==> flow/design.v <==
`timescale 1ns / 1ps
module MUL_datapath (eqz, LdA, LdB, LdP, clrP, decB, data_in, clk, Result);
input LdA, LdB, LdP, clrP, decB, clk;
input [15:0] data_in;
output eqz;
output [15:0] Result;
wire [15:0] X, Y, Z, Bout, Bus;
assign Bus=data_in;
PIPO1 A (X, Bus, LdA, clk);
PIPO2 P (Y, Z, LdP, clrP, clk);
CNTR B (Bout, Bus, LdB, decB, clk);
ADD AD (Z, X, Y);
EQZ COMP (eqz, Bout);
assign Result=Z;
endmodule
module PIPO1 (dout, din, ld, clk);
input [15:0] din;
input ld, clk;
output reg [15:0] dout;
always @(posedge clk)
if (ld) dout <= din;
endmodule
module ADD (out, in1, in2);
input [15:0] in1, in2;
output reg [15:0] out;
always @(*)
out = in1 + in2;
endmodule
module PIPO2 (dout, din, ld, clr, clk);
input [15:0] din;
input ld, clr, clk;
output reg [15:0] dout;
always @(posedge clk)
if (clr) dout <= 16'b0;
else if (ld) dout <= din;
endmodule
module EQZ (eqz, data);
input [15:0] data;
output eqz;
  assign eqz = (data == 16'b0);
endmodule
module CNTR (dout, din, ld, dec, clk);
input [15:0] din;
input ld, dec, clk;
output reg [15:0] dout;
always @(posedge clk)
if (ld) dout <= din;
else if (dec) dout <= dout - 1;
endmodule
module controller (LdA, LdB, LdP, clrP, decB, done, clk, eqz, start);
input clk, eqz, start;
output reg LdA, LdB, LdP, clrP, decB, done;
reg [2:0] state;
parameter S0=3'b000, S1=3'b001, S2=3'b010, S3=3'b011, S4=3'b100;
always @(posedge clk)
begin
case (state)
S0: if (start) state <= S1;
S1: state <= S2;
S2: state <= S3;
S3: #2 if (eqz) state <= S4;
S4: state <= S4;
default: state <= S0;
endcase
end
always @(state)
begin
case (state)
S0: begin #1 LdA = 0; LdB = 0; LdP = 0; clrP = 0; decB = 0; end
S1: begin #1 LdA = 1; end
S2: begin #1 LdA = 0; LdB = 1; clrP = 1; end
S3: begin #1 LdB = 0; LdP = 1; clrP = 0; decB = 1; end
S4: begin #1 done = 1; LdB = 0; LdP = 0; decB = 0; end
default: begin #1 LdA = 0; LdB = 0; LdP = 0; clrP = 0; decB = 0; end
endcase
end
endmodule
======== Step by step through the tools: MUL_datapath ========
The steps from the RTL of MUL_datapath to its reports follow in flow order.
Line numbers count from 1 in the design file above.
Operators carry their Yosys type and port widths (W data, S select, Z words).
Library cell names are shortened.
The mark - stands for no value.
set-up
  top ..................................... MUL_datapath
  clock input ............................. clk
  standard-cell library ................... sky130hd
  timing corner ........................... tt_025C_1v80

======== Word-level counts ========
Yosys after proc, flatten, opt, wreduce and memory -nomap, before mapping. Memory bits, and registers merged into a memory's read port (data or address), are not among the register bits. Print and check cells are not counted. Equal cells are merged and count once.
bit counts
  flip-flop bits (word level) ............. 48
  bits of input ports ..................... 22
  output and inout port bits .............. 17
  word-level cells ........................ 9
cells by class
  add/subtract/negate cells ............... 2
  mux-type cells .......................... 2
  reductions and logical operators ........ 2
operators with widths
  cell                     number
  $mux W16                 2
  $sub A16 B1 Y16 const B  1
  $add A16 B16 Y16         1
  $logic_not A16 Y1        1
  $reduce_bool A2 Y1       1

======== Logic depth ========
Depth = most cells in a row (Yosys ltp): at word level without a register or memory, in the mapped netlist without a sequential cell, where the memories' decode and read muxes count.
logic depth
  depth in word-level cells ............... 3
  ABC_AREA ................................ 0
  mapped depth ............................ 8

======== After synthesis ========
Source: synth_stat.txt of the flow (Yosys; design flattened, memories mapped). It holds for the ABC_AREA given above (unset counts as 0); a run with the other value may have another netlist.
cells by type
  type      number  total area (um^2)
  edfxtp_1  32      960.922
  dfxtp_1   16      320.307
  ha_1      16      200.192
  xnor2_1   19      166.41
  nand2_1   33      123.869
  mux2i_1   11      110.106
  o21ai_0   18      90.086
  a21oi_1   17      85.082
  xor2_1    8       70.067
  nor2_1    18      67.565
  a21o_1    6       45.043
  nand2b_1  5       31.28
  nor3_1    5       25.024
  nor4_2    2       25.024
  nor4b_4   1       23.773
  clkbuf_1  6       22.522
  nor3b_1   3       22.522
  o21a_1    3       22.522
Other cell types: 34; their cells: 51.
mapped netlist
  cells in the netlist .................... 270
  synthesis area .......................... 2782.7 um^2
  sequential area ......................... 1281.2 um^2
  mapped flip-flops ....................... 48
  buffer cells ............................ 10
The figures by module come from a second, unflattened synthesis with its own total; it is not the netlist above.
second synthesis, totals
  cell total of the unflattened synthesis .. 259
  area total of the unflattened synthesis .. 2761.4 um^2
Rows give one instance, submodules left out.
modules
  module        times used  cells  area (um^2)  seq. area (um^2)
  CNTR          1           88     942.2        480.5
  ADD           1           98     724.4        0.0
  PIPO2         1           52     580.6        320.3
  PIPO1         1           16     480.5        480.5
  EQZ           1           5      33.8         0.0
  MUL_datapath  1           0      0.0          0.0

======== Path before layout ========
OpenSTA on the mapped netlist: ideal clock, no wires. The path of least setup slack (recovery checks aside). Input and output delay are each 20% of the period. Register names are those of the netlist, which keeps one name where synthesis merged equal registers.
path post-synthesis
  kind .................................... register -> output
  from .................................... register A.dout[1]
  to ...................................... output Result[15]
  clock period ............................ 2.2 ns
  output delay ............................ 0.440 ns
  arrival time ............................ 1.834 ns
  path slack .............................. -0.074 ns
  path delay .............................. 1.834 ns
  driving pins on the path ................ 8
  period reached after synthesis .......... 2.274 ns
"path delay" is the arrival time less input delay plus setup time.
A path that ends at an output port has no setup time.
"driving pins on the path" counts driving pins, that of a launching flip-flop among them; a cell with two outputs on the path counts twice.
"period reached after synthesis" is the clock period less the worst setup slack; recovery checks do not enter. This is arithmetic on one report: input and output delays are still those of the set period (20% each).
Between the ends stands the longest chain of elaborated cells between them, by number of cells; it is not shown to be the way that was timed. Of several equally long chains one is given.
Each line given opens the expression or statement behind the cell; cells for indexed reads and writes are added by Yosys, which also makes memories of some case tables.
on the way, post-synthesis
  cell sequence ........................... edfxtp_1 ha_1 a21o_1 a21oi_1 o31a_1 o31ai_2 xnor2_1 xnor2_1
  length of the longest elaborated chain .. 1
RTL lines, path post-synthesis
  item              line  text
  start, declared   19    output reg [15:0] dout;
  start, assigned   21    if (ld) dout <= din;
  $add A16 B16 Y16  27    out = in1 + in2;
  end, declared     6     output [15:0] Result;

======== Timing after layout ========
Path of least setup slack in the final report of job 1 (OpenROAD, finished layout, wires in). Where an end is a register, its clock arrival counts in the times.
path post-layout
  kind .................................... register -> output
  from .................................... register A.dout[1]
  to ...................................... output Result[13]
  clock period ............................ 3.45 ns
  output delay ............................ 0.69 ns
  arrival time ............................ 2.66 ns
  path slack .............................. 0.10 ns
  driving pins on the path ................ 9
Between the ends stands the longest chain of elaborated cells between them, by number of cells; it is not shown to be the way that was timed. Of several equally long chains one is given.
on the way, post-layout
  cell sequence ........................... edfxtp_1 ha_1 a21o_1 nand2_1 o21a_1 o41ai_2 nor2_1 xnor2_1 clkdlybuf4s50_1
  length of the longest elaborated chain .. 1
RTL lines, path post-layout
  item              line  text
  start, declared   19    output reg [15:0] dout;
  start, assigned   21    if (ld) dout <= din;
  $add A16 B16 Y16  27    out = in1 + in2;
  end, declared     6     output [15:0] Result;

--- measured runs ---
Measured data: module MUL_datapath, platform sky130hd, 2 stored runs of the flow under differing settings, order arbitrary. Input and output delays are each 20% of the period that was set; the output load is 0.01 pF.
"achieved clock period (ns)" = clock period - worst setup slack. The figure is calculated, with input and output delays left at 20% of the set period.
"worst setup path time (ns)" means the part of the period allowed to the worst setup path (the constraints hold back 20% at inputs and 20% at outputs) less its slack; where the path has registers, the arrival times of their clocks count too.
"finish__power__total": no workload was simulated; the value follows from the tool's default switching activity.

Flow files of job 1
==> flow/run.sh <==
#!/bin/bash
# the make line also repeats the synthesis and layout settings of config.mk as NAME=value (left out here)
make -C /OpenROAD-flow-scripts/flow DESIGN_CONFIG=/design/flow/config.mk WORK_HOME=/design/flow/orfs CLKGATE_MAP_FILE= finish
==> flow/config.mk <==
export PLATFORM = sky130hd
export DESIGN_NAME = MUL_datapath
export DESIGN_NICKNAME = MUL_datapath
export VERILOG_FILES = /design/flow/design.v
export SDC_FILE = /design/flow/constraint.sdc
export NUM_CORES = 4
export LEC_CHECK = 0
export CAP_MARGIN = 20
export CELL_PAD_IN_SITES_DETAIL_PLACEMENT = 0
export CORE_ASPECT_RATIO = 1.2
export CORE_MARGIN = 9
export CORE_UTILIZATION = 43
export CTS_CLUSTER_DIAMETER = 67
export CTS_CLUSTER_SIZE = 58
export SLEW_MARGIN = 20
export TNS_END_PERCENT = 30
==> flow/constraint.sdc <==
create_clock -name core_clock -period 3.45 [get_ports {clk}]
set_input_delay 0.6900 -clock core_clock [delete_from_list [all_inputs] [get_ports {clk}]]
set_output_delay 0.6900 -clock core_clock [all_outputs]
set_load 0.01 [all_outputs]

report of job 1
yosys chip area after synthesis (um^2): 2782.7
finish__design__die__area: 9703.1
finish__design__instance__area__stdcell: 3389.5
finish__design__instance__utilization: 0.5496
finish__timing__setup__ws: 0.095
finish__timing__setup__tns: 0.000
finish__timing__hold__ws: 0.512
finish__power__total: 1.820e-03
achieved clock period (ns): 3.355
worst setup path time (ns): 2.66
worst setup path kind: register -> output

Flow files of job 2
==> flow/run.sh <==
#!/bin/bash
# the make line also repeats the synthesis and layout settings of config.mk as NAME=value (left out here)
make -C /OpenROAD-flow-scripts/flow DESIGN_CONFIG=/design/flow/config.mk WORK_HOME=/design/flow/orfs CLKGATE_MAP_FILE= finish
==> flow/config.mk <==
export PLATFORM = sky130hd
export DESIGN_NAME = MUL_datapath
export DESIGN_NICKNAME = MUL_datapath
export VERILOG_FILES = /design/flow/design.v
export SDC_FILE = /design/flow/constraint.sdc
export NUM_CORES = 4
export LEC_CHECK = 0
export CAP_MARGIN = 20
export CORE_MARGIN = 2
export CORE_UTILIZATION = 25
export CTS_CLUSTER_DIAMETER = 145
export CTS_CLUSTER_SIZE = 57
export MAX_ROUTING_LAYER = met4
export PLACE_DENSITY_LB_ADDON = 0.25
export SLEW_MARGIN = 20
export TNS_END_PERCENT = 5
==> flow/constraint.sdc <==
create_clock -name core_clock -period 1.52 [get_ports {clk}]
set_input_delay 0.3040 -clock core_clock [delete_from_list [all_inputs] [get_ports {clk}]]
set_output_delay 0.3040 -clock core_clock [all_outputs]
set_load 0.01 [all_outputs]

report of job 2
yosys chip area after synthesis (um^2): 2782.7
finish__design__die__area: 11990.2
finish__design__instance__area__stdcell: 4229.1
finish__design__instance__utilization: 0.3901
finish__timing__setup__ws: -1.083
finish__timing__setup__tns: -21.699
finish__timing__hold__ws: 0.516
finish__power__total: 4.934e-03
achieved clock period (ns): 2.603
worst setup path time (ns): 2.30
worst setup path kind: register -> output
--- end ---
